==> flow/design.v <==
module CRC7(CRC, BITVAL, BITSTRB, ENABLE, CLEAR);
   input        BITVAL;                             
   input        BITSTRB;                            
   input        CLEAR;                              
   input        ENABLE;
   output [6:0] CRC;                                
   reg    [6:0] CRC;                                
   wire         inv;
   assign inv = BITVAL ^ CRC[6];                    
   initial begin
      CRC = 0;
   end
   always @(posedge BITSTRB or posedge CLEAR) begin
      if (CLEAR) begin
         CRC = 0;                                   
         end
      else if(ENABLE) begin
         CRC[6] = CRC[5];
         CRC[5] = CRC[4];
         CRC[4] = CRC[3];
         CRC[3] = CRC[2] ^ inv;
         CRC[2] = CRC[1];
         CRC[1] = CRC[0];
         CRC[0] = inv;
         end
      end
endmodule
module SD_CMD(
  input [5:0] index,
  input [31:0] argument,
  input isStart,
  output reg isBusy,
  output reg isFinish,
  output reg DI,
  input clk );
  wire [39:0] dataForCRC;
  assign dataForCRC = {2'b01, index, argument};
  reg [7:0] i;
  reg [3:0] state;
  reg crcClear;
  reg crcEnable;
  reg crcBit;
  reg [6:0] CRC;
  initial begin
    isBusy <= 0;
    isFinish <= 0;
    state <= 0;
    i <= 0;
    crcClear <= 1;
    crcEnable <= 0;
    crcBit <= 0;
    DI <= 1;
  end
  always @(posedge clk) begin
    if(state == 0) begin
      crcClear = 1;
      crcEnable = 0;
			isFinish = 0;
			isBusy = 0;
      CRC = 0;
      DI = 1;
      if(isStart) begin
        isBusy = 1;
        state = 1;
      end
    end
    else if(state == 1) begin
      i = 39;
      crcClear = 0;
      state = 2;
    end
    else if(state == 2) begin
      crcBit = dataForCRC[i];
      crcEnable = 1;
      if(i == 0) begin
        state = 3;
      end
      else i = i - 1;
    end
    else if(state == 3) begin
      crcEnable = 0;
      case(index)
      0 : CRC = 7'h4A;
      8 : CRC = 7'h43;
      default : CRC = 0;
      endcase
      state = 4;
    end
    else if(state == 4) begin
      DI = 0;
      state = 5;
    end
    else if(state == 5) begin
      DI = 1;
      i = 5;
      state = 6;
    end
    else if(state == 6) begin
      DI = index[i];
      if(i == 0) begin
        i = 31;
        state = 7;
      end
      else i = i - 1;
    end
    else if(state == 7) begin
      DI = argument[i];
      if(i == 0) begin
        i = 6;
        state = 8;
      end
      else i = i - 1;
    end
    else if(state == 8) begin
      DI = CRC[i];
      if(i == 0) begin
        state = 9;
      end
      else i = i - 1;
    end
    else if(state == 9) begin
      DI = 1;
      crcClear = 1;
			isFinish = 1;
      isBusy = 1;
			if(!isStart) begin
				state = 0;
			end
    end
    else state = 0;
  end
endmodule
module SD_RP(
  input DO,
  input [5:0] cmd,
  output reg isNewResponse,
  output reg [39:0] response,
	output isRPFinish,
  input clk,
	input reset );
  reg [5:0] i;
  reg [2:0] state;
  initial begin
    state = 0;
    response = 0;
  end
	assign isRPFinish = (i == 0);
  always @(posedge clk) begin
		if(reset) begin
			state = 0;
			response = 40'hFFFFFFFFFF;
			isNewResponse = 0;
			i = 39;
		end
		else begin
			if(state == 0) begin
				if(!DO) begin
					response = 40'h00_0000_000F;
					case(cmd)
					8 : i = 38;
					58 : i = 38;
					default : i = 6;
					endcase
					state = 1;
				end
			end
			else if(state == 1) begin
				response[i] = DO;
				if(i == 0) state = 2;
				else i = i - 1;
			end
			else if(state == 2) begin
				response[39] = !DO;
				isNewResponse = 1;
				state = 0;
			end
			else state = 0;	
		end
  end
endmodule
module SD_CMD_RP(
  input [5:0] index,
  input [31:0] argument,
  input isStart,
  output reg isBusy,
  output reg isFinish,
  output isRPFinish,
  output DI,
  input DO,
  output reg [39:0] response,
  input clk,
  output [15:0] debug );
  reg [2:0] state;
  reg sdCMDStart;
  wire sdCMDBusy;
  wire sdCMDFinish;
  wire [39:0] response_raw;
  wire sdRPNewResponse;
  reg [11:0] count;
  reg reset = 0;
  SD_CMD sdcmd(
    .index(index),
    .argument(argument),
    .isStart(sdCMDStart),
    .isBusy(sdCMDBusy),
    .isFinish(sdCMDFinish),
    .DI(DI),
    .clk(clk)
  );
  SD_RP sdrp(
    .DO(DO),
    .cmd(index),
    .isNewResponse(sdRPNewResponse),
    .isRPFinish(isRPFinish),
    .response(response_raw),
    .clk(clk),
    .reset(reset)
  );
  assign debug = state;
  initial begin
    isBusy <= 0;
    isFinish <= 0;
    state <= 0;
    sdCMDStart <= 0;
    reset <= 1;
  end
  always @(posedge clk) begin
    if(state == 0) begin
      reset = 1;
      isFinish = 0;
      isBusy = 0;
      if(isStart) begin
        response = 40'hFFFFFFFFFF;
        isBusy = 1;
        reset = 0;
        count = 0;
        state = 1;
      end
    end
    else if(state == 1) begin
      if(count > 6) begin
        count = 0;
        state = 2;
      end
      else count = count + 1;
    end
    else if(state == 2) begin
      if(!sdCMDBusy) begin
        sdCMDStart = 1;
        state = 3;
      end
    end
    else if(state == 3) begin
      if(sdCMDFinish) begin
        state = 4;
      end
    end
    else if(state == 4) begin
      if(sdRPNewResponse) begin
        response = response_raw;
        state = 5;
      end
      else if(count > 100) begin
        count = 0;
        response = 40'hFFFFFFFFFF;
        state = 5;
      end
      else count = count + 1;
    end
    else if(state == 5) begin
      sdCMDStart = 0;
      if(!sdCMDBusy) begin
        state = 6;
      end
    end
    else if(state == 6) begin
      isFinish = 1;
      reset = 1;
      if(!isStart) begin
        state = 0;
      end
    end
    else state = 0;
  end
endmodule
module SD_Delay(
  start,
  finish,
  times,
  clk );
  parameter COUNT_SIZE = 4;
	input start;
	output reg finish;
	input [COUNT_SIZE-1:0] times;
	input clk;
  reg [COUNT_SIZE-1:0] count;
  reg [1:0] state;
  initial begin
    count <= 0;
    state <= 0;
    finish <= 0;
  end
  always @(posedge clk) begin
    if(state == 0) begin
      count <= 0;
      if(start) begin
        finish <= 0;
        state <= 1;
      end
    end
    else if(state == 1) begin
      if(count == times) begin
        state <= 2;
      end
      else count <= count + 1;
    end
    else if(state == 2) begin
      finish <= 1;
      if(!start) begin
        state <= 0;
      end
    end
    else state <= 0;
  end
endmodule
module SD_Data_RP(
  input DO,
  input isStart,
  output reg isFinish,
  output reg [3:0] status,
  input clk,
  input reset );
  reg [2:0] state;
  reg [2:0] i;
  initial begin
    state <= 0;
    isFinish <= 0;
  end
  always @(posedge clk) begin
    if(reset) begin
      state = 0;
      isFinish = 0;
    end
    else begin
    if(state == 0) begin
      if(isStart) begin
        state = 1;
      end
    end
    else if(state == 1) begin
      if(!DO) begin
        i = 3;
        state = 2;
      end
    end
    else if(state == 2) begin
      status[i] = DO;
      if(i == 0) begin
        state = 3;
      end
      else i = i - 1;
    end
    else if(state == 3) begin
      isFinish = 1;
    end
    else state = 0;
    end
  end
endmodule
module SD_Initial(
  input DO,
  output SCLK,
  output reg DI,
  output reg CS,
  input isStart,
  output reg isFinish,
  input clk,
  input reset,
  output [15:0] debug );
  reg [5:0] state;
  reg [15:0] count;
  reg clk250khzTrigger;
  reg [8:0] clk250khzCount;
  reg clk250khz;
  wire sdClk;
  assign sdClk = clk250khz;
  reg [5:0] sdIndex;
  reg [31:0] sdArgument;
  reg sdCMDRPStart;
  wire sdCMDRPFinish;
	wire sdCMDRPBusy;
  wire sdCMDRPDI;
  wire [39:0] sdCMDRPResponse;
  reg readyToSwitchClock;
  assign SCLK = readyToSwitchClock ? clk : clk250khz;
  assign debug = {sdCMDRPResponse[7:0], 2'b00, state[5:0]};
  SD_CMD_RP SDCMDRP(
    .index(sdIndex),
    .argument(sdArgument),
    .isStart(sdCMDRPStart),
    .isBusy(sdCMDRPBusy),
    .isFinish(sdCMDRPFinish),
    .DI(sdCMDRPDI),
    .DO(DO),
    .response(sdCMDRPResponse),
    .clk(sdClk)
  );
  initial begin
    state <= 0;
    count <= 10;
    clk250khz <= 0;
    clk250khzCount <= 0;
		sdCMDRPStart <= 0;
    readyToSwitchClock <= 0;
  end  
  always @(posedge clk) begin
    if(clk250khzCount >= 100) begin
      clk250khzCount <= 0;
      clk250khz <= !clk250khz;
      clk250khzTrigger <= 1;
    end
    else begin
      clk250khzTrigger <= 0;
      clk250khzCount <= clk250khzCount + 1;
    end
  end
  always @(posedge clk) begin
    if(reset) begin
      isFinish = 0;
      sdCMDRPStart = 0;
      state = 0;
    end
    else begin
    if(state == 0) begin
      DI = 1;
      CS = 1;
      count = 0;
      isFinish = 0;
      sdCMDRPStart = 0;
      readyToSwitchClock = 0;
      if(isStart) begin
        state = 1;
      end
    end
    else if(state == 1) begin
      if(clk250khzTrigger) begin
        if(count > 3000) begin
          count = 0;
          state = 2;
        end
        else count = count + 1;
      end
    end
    else if(state == 2) begin
			CS = 0;
      if(clk250khzTrigger) begin
        if(count > 30) begin
          count = 0;
          state = 3;
        end
        else count = count + 1;
      end
    end
    else if(state == 3) begin
      DI = 1;
      if(!sdCMDRPBusy) begin
        sdIndex = 0;
        sdArgument = 0;
        sdCMDRPStart = 1;
        state = 4;
      end
    end
    else if(state == 4) begin
			DI = sdCMDRPDI;
      if(sdCMDRPFinish) begin
        sdCMDRPStart = 0;
        state = 5;
      end
    end
    else if(state == 5) begin
			DI = 1;
      if(sdCMDRPResponse == 40'h0000000001) begin
        state = 6;
      end
    end
    else if(state == 6) begin
      if(!sdCMDRPBusy) begin
        sdIndex = 8;
        sdArgument = 32'h000001AA;
        sdCMDRPStart = 1;
        state = 7;
      end
    end
    else if(state == 7) begin
      DI = sdCMDRPDI;
      if(sdCMDRPFinish) begin
        sdCMDRPStart = 0;
        state = 8;
      end
    end
    else if(state == 8) begin
      DI = 1;
      if(sdCMDRPResponse[11:0] == 12'h1AA) begin
        state = 9;
      end
      else if(sdCMDRPResponse[39:32] == 8'h09) begin
        state = 6;
      end
    end
    else if(state == 9) begin
      DI = 1;
      if(!sdCMDRPBusy) begin
        sdIndex = 55;
        sdArgument = 0;
        sdCMDRPStart = 1;
        state = 10;
      end
    end
    else if(state == 10) begin
      DI = sdCMDRPDI;
      if(sdCMDRPFinish) begin
        sdCMDRPStart = 0;
        state = 11;
      end
    end
    else if(state == 11) begin
      DI = 1;
      if(sdCMDRPResponse == 40'h00_0000_0001) begin
        state = 13;
      end
			else if(sdCMDRPResponse == 40'hFF_FFFF_FFFF) begin
				state = 12;
			end
    end
    else if(state == 12) begin
      if(clk250khzTrigger) begin
        if(count > 60000) begin
          count = 0;
          state = 9;
        end
        else count = count + 1;
      end
    end
    else if(state == 13) begin
      if(!sdCMDRPBusy) begin
        sdIndex = 41;
        sdArgument = 32'h4000_0000;
        sdCMDRPStart = 1;
        state = 14;
      end
    end
    else if(state == 14) begin
      DI = sdCMDRPDI;
      if(sdCMDRPFinish) begin
        sdCMDRPStart = 0;
        state = 15;
      end
    end
    else if(state == 15) begin
      DI = 1;
      if(sdCMDRPResponse == 40'h00_0000_0000) begin
        state = 17;
      end
      else state = 16;
    end
    else if(state == 16) begin
      if(clk250khzTrigger) begin
        if(count > 10000) begin
          count = 0;
          state = 9;
        end
        else count = count + 1;
      end
    end
    else if(state == 17) begin
      readyToSwitchClock = 1;
      if(!sdCMDRPBusy) begin
        sdIndex = 58;
        sdArgument = 0;
        sdCMDRPStart = 1;
        state = 18;
      end
    end
    else if(state == 18) begin
      DI = sdCMDRPDI;
      if(sdCMDRPFinish) begin
        sdCMDRPStart = 0;
        state = 19;
      end
    end
    else if(state == 19) begin
      DI = 1;
      if(sdCMDRPResponse[30] == 1) begin
        state = 20;
      end
    end
    else if(state == 20) begin
      isFinish = 1;
    end
    else begin
      state = 0;
    end
    end
  end
endmodule
module SD_CLK_COUNT(
  input clk,
  output reg [2:0] num
);
  initial begin
    num <= 0;
  end
  always @(posedge clk) begin
    num <= num + 1;
  end
endmodule
module SD_Read(
  input DO,
  output SCLK,
  output reg DI,
  output reg CS,
  input isStart,
  output isInitSDFinish,
  output reg isFinish,
  output reg [7:0] foDataSent,
  output reg foWe,
  input foBusy,
  input foFull,
  input clk,
  input reset,
  output [15:0] debug );
  parameter MEM_SIZE = 9;
  parameter END_TOKEN = 8'h2D;
  parameter ADDR_SIZE = (1 << MEM_SIZE) - 1;
  reg [5:0] state;
  reg [7:0] data [0:ADDR_SIZE];
  integer i;
  integer j;
  reg [9:0] blockNumber;
  wire sdInitSCLK;
  wire sdInitDI;
  wire sdInitCS;
	assign SCLK = sdInitSCLK;
  SD_Initial sdInit(
    .DO(DO),
    .SCLK(sdInitSCLK),
    .DI(sdInitDI),
    .CS(sdInitCS),
    .isStart(1),
    .isFinish(sdInitFinish),
    .clk(clk),
    .reset(reset),
		.debug(debug)
  );
  reg [5:0] sdCMDRPIndex;
  reg [31:0] sdCMDRPArgument;
  reg sdCMDRPStart;
	wire sdCMDRPDI;
  wire sdCMDRPBusy;
  wire sdCMDRPFinish;
  wire sdCMDRP_RPFinish;
  wire [39:0] sdCMDRPResponse;
  SD_CMD_RP sdCMDRP(
    .index(sdCMDRPIndex),
    .argument(sdCMDRPArgument),
    .isStart(sdCMDRPStart),
    .isBusy(sdCMDRPBusy),
    .isFinish(sdCMDRPFinish),
    .isRPFinish(sdCMDRP_RPFinish),
    .DI(sdCMDRPDI),
    .DO(DO),
    .response(sdCMDRPResponse),
    .clk(SCLK)
  );
  initial begin
    state = 0;
    sdCMDRPStart = 0;
    blockNumber = 4;
    i = 0;
    j = 0;
  end
  always @(posedge clk) begin
    if(reset) begin
      state = 0;
      sdCMDRPStart = 0;
      blockNumber = 4;
      isFinish = 0;
			DI = 1;
    end
    else begin
    if(state == 0) begin
      DI = sdInitDI;
      CS = sdInitCS;
      blockNumber = 4;
      if(sdInitFinish) begin
        state = 1;
      end
    end
    else if(state == 1) begin
      state = 1;
    end
		end
	end
endmodule
Tool chain data of SD_Data_RP
What the tools print for SD_Data_RP, step after step.
Line numbers count from 1 in the design file above.
Operators: Yosys type, input widths -> output width; for muxes data width and select width s.
Cell names lack the library's common part.
{"block": "inputs", "design": "SD_Data_RP", "clock": "clk", "cell_library": "sky130hd", "lib_corner": "tt_025C_1v80"}

After elaboration
Yosys after proc, flatten, opt, wreduce and memory -nomap, before mapping. Memory bits, and registers merged into a memory's read port (data or address), are not among the register bits. Print and check cells are not counted. Equal cells are merged and count once.
{"block": "bits", "mem_bits_ro": 0, "ram_bits": 0, "wordCells": 42, "latch_bits": 0, "out_inout_bits": 5, "input_bits": 4, "ff_bits": 11, "n_memories": 0, "clocked_rd_ports_x_width": 0}
{"block": "classes", "n_logic": 7, "div_mod_pow": 0, "add_sub_neg": 2, "n_reduce_logical": 7, "shift": 2, "eq_ne": 9, "multipliers": 0, "mux": 11, "compare": 0}
{"block": "ops", "cell": "$mux 3", "n": 11}
{"block": "ops", "cell": "$reduce_and 4->1", "n": 3}
{"block": "ops", "cell": "$ne 2x2->1 const B", "n": 3}
{"block": "ops", "cell": "$eq 3x2->1 const B", "n": 2}
{"block": "ops", "cell": "$logic_not 3->1", "n": 2}
{"block": "ops", "cell": "$reduce_and 5->1", "n": 1}
{"block": "ops", "cell": "$shift 1x4->4", "n": 1}
{"block": "ops", "cell": "$shift 1x4->4 const A", "n": 1}
{"block": "ops", "cell": "$not 1->1", "n": 4}
{"block": "ops", "cell": "$neg 3->4", "n": 1}
{"block": "ops", "cell": "$ne 4x3->1 const B", "n": 1}
{"block": "ops", "cell": "$ne 4x4->1 const B", "n": 1}
{"block": "ops", "cell": "$and 4x4->4", "n": 1}
{"block": "ops", "cell": "$or 4x4->4", "n": 1}
{"block": "ops", "cell": "$not 4->4", "n": 1}
{"block": "ops", "cell": "$sub 3x1->3 const B", "n": 1}
{"block": "ops", "cell": "$eq 3x1->1 const B", "n": 1}
{"block": "ops", "cell": "$ne 3x3->1 const B", "n": 1}
{"block": "ops", "cell": "$reduce_bool 2->1", "n": 1}

Longest topological paths
Longest topological path by Yosys (ltp), each cell counted once; first at word level (registers and memories cut), then after technology mapping (sequential cells cut; the memories' decode and read muxes count).
{"block": "depth", "word_depth": 5, "abc_area": 0, "mapped_depth": 6}

Netlist
The flow's flattened synthesis, as Yosys stat reports it; memories are mapped. The netlist is that of the ABC_AREA named above (0 if unset); the other value can give another one.
Totals and module areas in this step are rounded.
{"block": "types", "type": "edfxtp_1", "n": 7, "type_area_um2": 210.202}
{"block": "types", "type": "ha_1", "n": 10, "type_area_um2": 125.12}
{"block": "types", "type": "dfxtp_1", "n": 3, "type_area_um2": 60.058}
{"block": "types", "type": "nand2b_1", "n": 5, "type_area_um2": 31.28}
{"block": "types", "type": "mux2i_1", "n": 3, "type_area_um2": 30.029}
{"block": "types", "type": "inv_1", "n": 7, "type_area_um2": 26.275}
{"block": "types", "type": "mux2_2", "n": 2, "type_area_um2": 22.522}
{"block": "types", "type": "nor2_1", "n": 5, "type_area_um2": 18.768}
{"block": "types", "type": "nor4b_1", "n": 2, "type_area_um2": 17.517}
{"block": "types", "type": "a2111oi_2", "n": 1, "type_area_um2": 15.014}
{"block": "types", "type": "nand2_1", "n": 4, "type_area_um2": 15.014}
{"block": "types", "type": "o2111a_1", "n": 1, "type_area_um2": 11.261}
{"block": "types", "type": "o21ai_0", "n": 2, "type_area_um2": 10.01}
{"block": "types", "type": "and3b_1", "n": 1, "type_area_um2": 8.758}
{"block": "types", "type": "xnor2_1", "n": 1, "type_area_um2": 8.758}
{"block": "types", "type": "o21bai_1", "n": 1, "type_area_um2": 7.507}
{"block": "types", "type": "or4_1", "n": 1, "type_area_um2": 7.507}
{"block": "types", "type": "and3_1", "n": 1, "type_area_um2": 6.256}
{"block": "types", "type": "nand3_1", "n": 1, "type_area_um2": 5.005}
{"block": "mapped", "ff_cells": 10, "mapped_cells": 58, "sequential_area_um2": 270, "mapped_area_um2": 637, "buf_cells": 0}

Path before layout
OpenSTA on the mapped netlist: ideal clock, no wires. The path of least setup slack (recovery checks aside). Input and output delay are each 20% of the period. Register names are those of the netlist, which keeps one name where synthesis merged equal registers.
{"block": "synth_timing", "kind": "reg2reg", "start": "register i[0]", "end": "register status[0]", "clock_period_ns": 2.28, "t_arrival_ns": 1.629, "path_buffers": 0, "launch_ns": 0.000, "driving_pins": 6, "delay_ns": 1.889, "setup_slack_ns": 0.391, "period_less_setup_slack_ns": 1.889}
"delay_ns" is the arrival time less input delay plus setup time.
"driving_pins": output pins that drive a net of the path, with the launching flip-flop's if there is one; two outputs of one cell count as two.
"period_less_setup_slack_ns" is the clock period less the worst setup slack; recovery checks do not enter. This is arithmetic on one report: input and output delays are still those of the set period (20% each).
The rows between start and end are the longest chain of elaborated cells between them; the timing report does not say that the signal goes this way. Where chains are equally long, one stands for them.
A line is the first line of the expression or statement that the cell stems from. Yosys adds cells for indexed reads and writes and turns some case tables into memories.
{"block": "synth_between", "cell_sequence": "edfxtp_1 inv_1 ha_1 or4_1 nor2_1 mux2_2", "elab_chain_cells": 5}
{"block": "synth_lines", "element": "from (decl)", "line_no": 334, "rtl": "reg [2:0] i;"}
{"block": "synth_lines", "element": "from (assign)", "line_no": 352, "rtl": "i = 3;"}
{"block": "synth_lines", "element": "from (assign)", "line_no": 361, "rtl": "else i = i - 1;"}
{"block": "synth_lines", "element": "$neg 3->4", "line_no": 357, "rtl": "status[i] = DO;"}
{"block": "synth_lines", "element": "$shift 1x4->4", "line_no": 357}
{"block": "synth_lines", "element": "$not 4->4", "line_no": 357}
{"block": "synth_lines", "element": "$and 4x4->4", "line_no": 357}
{"block": "synth_lines", "element": "$or 4x4->4", "line_no": 357}
{"block": "synth_lines", "element": "to (assign)", "line_no": 357}
{"block": "synth_lines", "element": "to (decl)", "line_no": 330, "rtl": "output reg [3:0] status,"}

Path in the finished layout
From the final timing report of run A: the path of least setup slack in the routed layout; clock arrival at registers is part of the times.
{"block": "layout_timing", "kind": "reg2reg", "start": "register i[1]", "end": "register status[0]", "driving_pins": 6, "setup_slack_ns": 0.05, "launch_ns": 0.28, "t_arrival_ns": 1.98, "clock_period_ns": 2.0, "path_buffers": 0}
The rows between start and end are the longest chain of elaborated cells between them; the timing report does not say that the signal goes this way. Where chains are equally long, one stands for them.
{"block": "layout_between", "cell_sequence": "edfxtp_1 inv_1 ha_1 or4_1 nor2_1 mux2_2", "elab_chain_cells": 5}
{"block": "layout_lines", "element": "from (decl)", "line_no": 334, "rtl": "reg [2:0] i;"}
{"block": "layout_lines", "element": "from (assign)", "line_no": 352, "rtl": "i = 3;"}
{"block": "layout_lines", "element": "from (assign)", "line_no": 361, "rtl": "else i = i - 1;"}
{"block": "layout_lines", "element": "$neg 3->4", "line_no": 357, "rtl": "status[i] = DO;"}
{"block": "layout_lines", "element": "$shift 1x4->4", "line_no": 357}
{"block": "layout_lines", "element": "$not 4->4", "line_no": 357}
{"block": "layout_lines", "element": "$and 4x4->4", "line_no": 357}
{"block": "layout_lines", "element": "$or 4x4->4", "line_no": 357}
{"block": "layout_lines", "element": "to (assign)", "line_no": 357}
{"block": "layout_lines", "element": "to (decl)", "line_no": 330, "rtl": "output reg [3:0] status,"}

## Implementation results

Settings and measured results of 2 stored flow runs for module SD_Data_RP (sky130hd), not sorted in any way. The constraints put input and output delay at 20% of the set period each and load the outputs with 0.01 pF.
"timing.worst_path_ns" = time allowed to the worst setup path (clock period - input delay - output delay, where it has them) - its slack; a late launch clock adds to it, a late capture clock takes from it.
"power_mw" rests on the timing tool's default activity at the inputs, not on a simulated workload.
The results are shown rounded.

Run A
==> flow/run.sh <==
#!/bin/bash
# the make line also repeats the synthesis and layout settings of config.mk as NAME=value (left out here)
make -C /OpenROAD-flow-scripts/flow DESIGN_CONFIG=/design/flow/config.mk WORK_HOME=/design/flow/orfs CLKGATE_MAP_FILE= finish
==> flow/config.mk <==
export PLATFORM = sky130hd
export DESIGN_NAME = SD_Data_RP
export DESIGN_NICKNAME = SD_Data_RP
export VERILOG_FILES = /design/flow/design.v
export SDC_FILE = /design/flow/constraint.sdc
export NUM_CORES = 4
export LEC_CHECK = 0
export ABC_AREA = 0
export CAP_MARGIN = 20
export CELL_PAD_IN_SITES_DETAIL_PLACEMENT = 2
export CELL_PAD_IN_SITES_GLOBAL_PLACEMENT = 1
export CORE_MARGIN = 2
export CORE_UTILIZATION = 39
export CTS_CLUSTER_DIAMETER = 183
export MIN_ROUTING_LAYER = met2
export PLACE_DENSITY_LB_ADDON = 0.1
export SETUP_SLACK_MARGIN = -0.11
export SLEW_MARGIN = 25
==> flow/constraint.sdc <==
create_clock -name core_clock -period 2.0 [get_ports {clk}]
set_input_delay 0.4000 -clock core_clock [delete_from_list [all_inputs] [get_ports {clk}]]
set_output_delay 0.4000 -clock core_clock [all_outputs]
set_load 0.01 [all_outputs]

==> results of run A, as JSON <==
{
  "timing.worst_path_ns": 1.95,
  "path_kind": "reg2reg",
  "holdWs_ns": 0.488,
  "finalUtil_pct": 52.5,
  "ys_area_um2": 637,
  "die_um2": 1970,
  "power_mw": 0.804,
  "worst_setup_slack_ns": 0.053,
  "cell_area_final_um2": 801,
  "tns_ns": 0.000
}

Run B
==> flow/run.sh <==
#!/bin/bash
# the make line also repeats the synthesis and layout settings of config.mk as NAME=value (left out here)
make -C /OpenROAD-flow-scripts/flow DESIGN_CONFIG=/design/flow/config.mk WORK_HOME=/design/flow/orfs CLKGATE_MAP_FILE= finish
==> flow/config.mk <==
export PLATFORM = sky130hd
export DESIGN_NAME = SD_Data_RP
export DESIGN_NICKNAME = SD_Data_RP
export VERILOG_FILES = /design/flow/design.v
export SDC_FILE = /design/flow/constraint.sdc
export NUM_CORES = 4
export LEC_CHECK = 0
export CAP_MARGIN = 20
export CORE_MARGIN = 2
export CORE_UTILIZATION = 40
export SETUP_SLACK_MARGIN = -0.01
export SLEW_MARGIN = 20
==> flow/constraint.sdc <==
create_clock -name core_clock -period 2.31 [get_ports {clk}]
set_input_delay 0.4620 -clock core_clock [delete_from_list [all_inputs] [get_ports {clk}]]
set_output_delay 0.4620 -clock core_clock [all_outputs]
set_load 0.01 [all_outputs]

==> results of run B, as JSON <==
{
  "die_um2": 1930,
  "finalUtil_pct": 51.2,
  "worst_setup_slack_ns": 0.315,
  "holdWs_ns": 0.482,
  "cell_area_final_um2": 771,
  "ys_area_um2": 637,
  "tns_ns": 0.000,
  "timing.worst_path_ns": 2.00,
  "path_kind": "reg2reg",
  "power_mw": 0.652
}
