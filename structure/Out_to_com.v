==> flow/design.v <==
module Out_to_com(
  output reg isFinish,
  output reg tx,
  input isStart,
  input [7:0] data_raw,
  input clk,
  input enable );
  reg [2:0] state;
  wire parBit;
	reg [7:0] data;
  reg [2:0] i;
  assign parBit = ^data;
	initial begin
		state <= 0;
	end
  always @(posedge clk) begin
    if(enable) begin
      if(state == 0) begin
        isFinish = 1;
        if(isStart) begin
          isFinish = 0;
					data = data_raw;
          state = 1;
        end
      end
      else if(state == 1) begin
        tx = 0;
        state = 2;        
        i = 0;
      end
      else if(state == 2) begin
        tx = data[i];
        if(i == 7) begin
          state = 3;
        end
        else i = i + 1;
      end
      else if(state == 3) begin
        tx = parBit;
        state = 4;
      end
      else if(state == 4) begin
        tx = 1;
        state = 5;
      end
      else begin
        tx = 1;
				isFinish = 1;
        state = 0;
      end
    end
  end
endmodule
Reports on Out_to_com
The steps from the RTL of Out_to_com to its reports follow in flow order.
Line numbers count from 1 in the design file above.
Operators: Yosys type, input widths -> output width; for muxes data width and select width s.
Cell names lack the library's common part.
{ "design": {"top_module": "Out_to_com", "clock": "clk", "library": "sky130hd", "corner": "tt_025C_1v80"} }

Word-level counts
Source: Yosys, flattened and elaborated, memories not mapped. Widths are those after wreduce. Registers that Yosys merges into a memory's read port (data or address) are not register bits. Print and check cells do not count. Equal cells are merged and count once.
{ "op_classes": {"n_logic": 1, "mux": 17, "add_sub_neg": 1, "reduce_logical": 8, "shifts": 1, "n_eq": 12} }
{ "ops": {"columns": ["op", "n"], "rows": [
  ["$mux 3", 9],
  ["$ne 2x2->1 const B", 6],
  ["$shiftx 8x3->1", 1],
  ["$reduce_xor 8->1", 1],
  ["$mux 1", 8],
  ["$eq 3x2->1 const B", 2],
  ["$eq 3x3->1 const B", 2],
  ["$reduce_and 3->1", 2],
  ["$reduce_and 5->1", 1],
  ["$ne 4x3->1 const B", 1],
  ["$reduce_and 4->1", 1],
  ["$add 3x1->3 const B", 1],
  ["$eq 3x1->1 const B", 1],
  ["$logic_not 3->1", 1],
  ["$reduce_and 2->1", 1],
  ["$reduce_bool 2->1", 1],
  ["$not 1->1", 1]
]} }
{ "word_totals": {"regBits": 16, "in_bits": 11} }

Depth
Depth = most cells in a row (Yosys ltp): at word level without a register or memory, in the mapped netlist without a sequential cell, where the memories' decode and read muxes count.
{ "logic_depth": {"word_depth": 6, "abc_area": 1, "depth_mapped": 10, "ltp_nobuf": 10} }

Synthesis result
Source: synth_stat.txt of the flow (Yosys; design flattened, memories mapped). It holds for the ABC_AREA given above (unset counts as 0); a run with the other value may have another netlist.
{ "mapped": {"ffs": 16, "synth_area_um2": 883.3, "cells": 110} }
{ "by_type": {"columns": ["cell_type", "n", "area_total_um2"], "rows": [
  ["edfxtp_1", 16, 480.461],
  ["nand2_1", 46, 172.666],
  ["inv_1", 19, 71.318],
  ["nor2_1", 9, 33.782],
  ["nand3_1", 6, 30.029],
  ["ha_1", 2, 25.024],
  ["a21oi_1", 3, 15.014],
  ["nor3_1", 2, 10.01],
  ["a21boi_1", 1, 7.507],
  ["nand3b_1", 1, 7.507],
  ["o31ai_1", 1, 7.507],
  ["nand2_2", 1, 6.256],
  ["nor2_2", 1, 6.256],
  ["or2_1", 1, 6.256],
  ["inv_2", 1, 3.754]
]} }

Path before layout
Source: OpenSTA report_checks on the synthesized netlist (no wires, ideal clock, input and output delay 20% of the period each), path of least setup slack; recovery checks are left aside. Register names are those of the netlist, which keeps one name where synthesis merged equal registers.
{ "synth_path": {"kind": "register -> register", "start": "register i[0]", "end": "register i[0]", "setup_ps": 327, "arrival_ps": 1253, "path_stages": 5, "tclk_ps": 2960, "path_slack_ps": 1380, "t_first_pin_ps": 0, "path_buffers": 0, "delay_ps": 1580, "t_required_ps": 2633, "synth_period_reached_ps": 1580} }
"delay_ps" = arrival - input delay + setup time.
"path_stages": output pins that drive a net of the path, with the launching flip-flop's if there is one; two outputs of one cell count as two.
"synth_period_reached_ps" = period - worst setup slack (recovery checks aside). The figure is calculated, with input and output delays left at 20% of the set period.
Between the ends stands the longest chain of elaborated cells between them, by number of cells; it is not shown to be the way that was timed. Of several equally long chains one is given.
A line is the first line of the expression or statement that the cell stems from. Yosys adds cells for indexed reads and writes and turns some case tables into memories.
Only ways into the end's enable, where the timed path ends, are counted here.
{ "synth_via": {"path_cell_list": "edfxtp_1 -> ha_1 -> ha_1 -> or2_1 -> a21boi_1", "elab_chain_cells": 3, "cells_between": 3, "cone_lines": 1, "classes_between": "eq/ne (2); reduce/logical (1)"} }
{ "synth_lines": {"columns": ["item", "line", "rtl"], "rows": [
  ["from (decl)", 11, "reg [2:0] i;"],
  ["from (assign)", 29, "i = 0;"],
  ["from (assign)", 36, "else i = i + 1;"],
  ["$eq 3x3->1", 33, "if(i == 7) begin"],
  ["$ne 2x2->1", null, null],
  ["$reduce_and 4->1", null, null],
  ["to (assign)", 29, null],
  ["to (assign)", 36, null],
  ["to (decl)", 11, null]
]} }

Timing after layout
Path of least setup slack in the final report of flow run B (OpenROAD, finished layout, wires in). Where an end is a register, its clock arrival counts in the times.
The path's times are printed in steps of 10 ps; the period is the one set.
{ "layout_path": {"kind": "register -> register", "start": "register i[0]", "end": "register i[1]", "path_slack_ps": 130, "setup_ps": 300, "arrival_ps": 1540, "t_required_ps": 1660, "t_first_pin_ps": 250, "path_stages": 5, "path_buffers": 0, "tclk_ps": 1720} }
Between the ends stands the longest chain of elaborated cells between them, by number of cells; it is not shown to be the way that was timed. Of several equally long chains one is given.
Only ways into the end's enable, where the timed path ends, are counted here.
{ "layout_via": {"path_cell_list": "edfxtp_1 -> ha_1 -> ha_1 -> or2_1 -> a21boi_2", "elab_chain_cells": 3, "cells_between": 3, "cone_lines": 1, "classes_between": "eq/ne (2); reduce/logical (1)"} }
{ "layout_lines": {"columns": ["item", "line", "rtl"], "rows": [
  ["from (decl)", 11, "reg [2:0] i;"],
  ["from (assign)", 29, "i = 0;"],
  ["from (assign)", 36, "else i = i + 1;"],
  ["$eq 3x3->1", 33, "if(i == 7) begin"],
  ["$ne 2x2->1", null, null],
  ["$reduce_and 4->1", null, null],
  ["to (assign)", 29, null],
  ["to (assign)", 36, null],
  ["to (decl)", 11, null]
]} }

Lab notebook: Out_to_com

Out_to_com through Yosys and OpenROAD on sky130hd: 2 stored runs, unordered, with their settings and measured results. The constraints put input and output delay at 20% of the set period each and load the outputs with 0.01 pF.
"achieved_period_ps" means the clock period less the worst setup slack. The figure is calculated, with input and output delays left at 20% of the set period.
"worst_path_allowed_less_slack_ps": the worst setup path's part of the clock period (all of it between registers, 20% less for each end at a port) less its slack. A launch clock that arrives late makes it longer, a capture clock that arrives late makes it shorter.
"worst_path_allowed_less_slack_ps" is known to 10 ps.
[
  {
    "run": "flow run A",
    "settings": { "period_ns": 3.22, "CORE_UTILIZATION": 66, "PLACE_DENSITY_LB_ADDON": 0.2, "CORE_MARGIN": 2, "CELL_PAD_IN_SITES_GLOBAL_PLACEMENT": 0, "CELL_PAD_IN_SITES_DETAIL_PLACEMENT": 1, "GPL_ROUTABILITY_DRIVEN": 1, "CAP_MARGIN": 20, "SLEW_MARGIN": 20 },
    "outcome": "stopped before the end: placement reported DPL-0033"
  },
  {
    "run": "flow run B",
    "settings": { "period_ns": 1.72, "CORE_UTILIZATION": 15, "SETUP_SLACK_MARGIN": -0.0, "PLACE_DENSITY_LB_ADDON": 0.26, "HOLD_SLACK_MARGIN": 0.26, "CORE_MARGIN": 3, "CELL_PAD_IN_SITES_DETAIL_PLACEMENT": 2, "ABC_AREA": 1, "GPL_TIMING_DRIVEN": 1, "CTS_CLUSTER_DIAMETER": 254, "MIN_ROUTING_LAYER": "met2", "MAX_ROUTING_LAYER": "met4", "CAP_MARGIN": 20, "SLEW_MARGIN": 20 },
    "results": { "yosys.chip_area_um2": 883.3, "design_die_area_um2": 6845.9, "finish.utilization_frac": 0.211, "setup_worst_slack_ps": 126, "achieved_period_ps": 1594, "worst_path_allowed_less_slack_ps": 1590, "worst_path_kind": "register -> register" }
  }
]
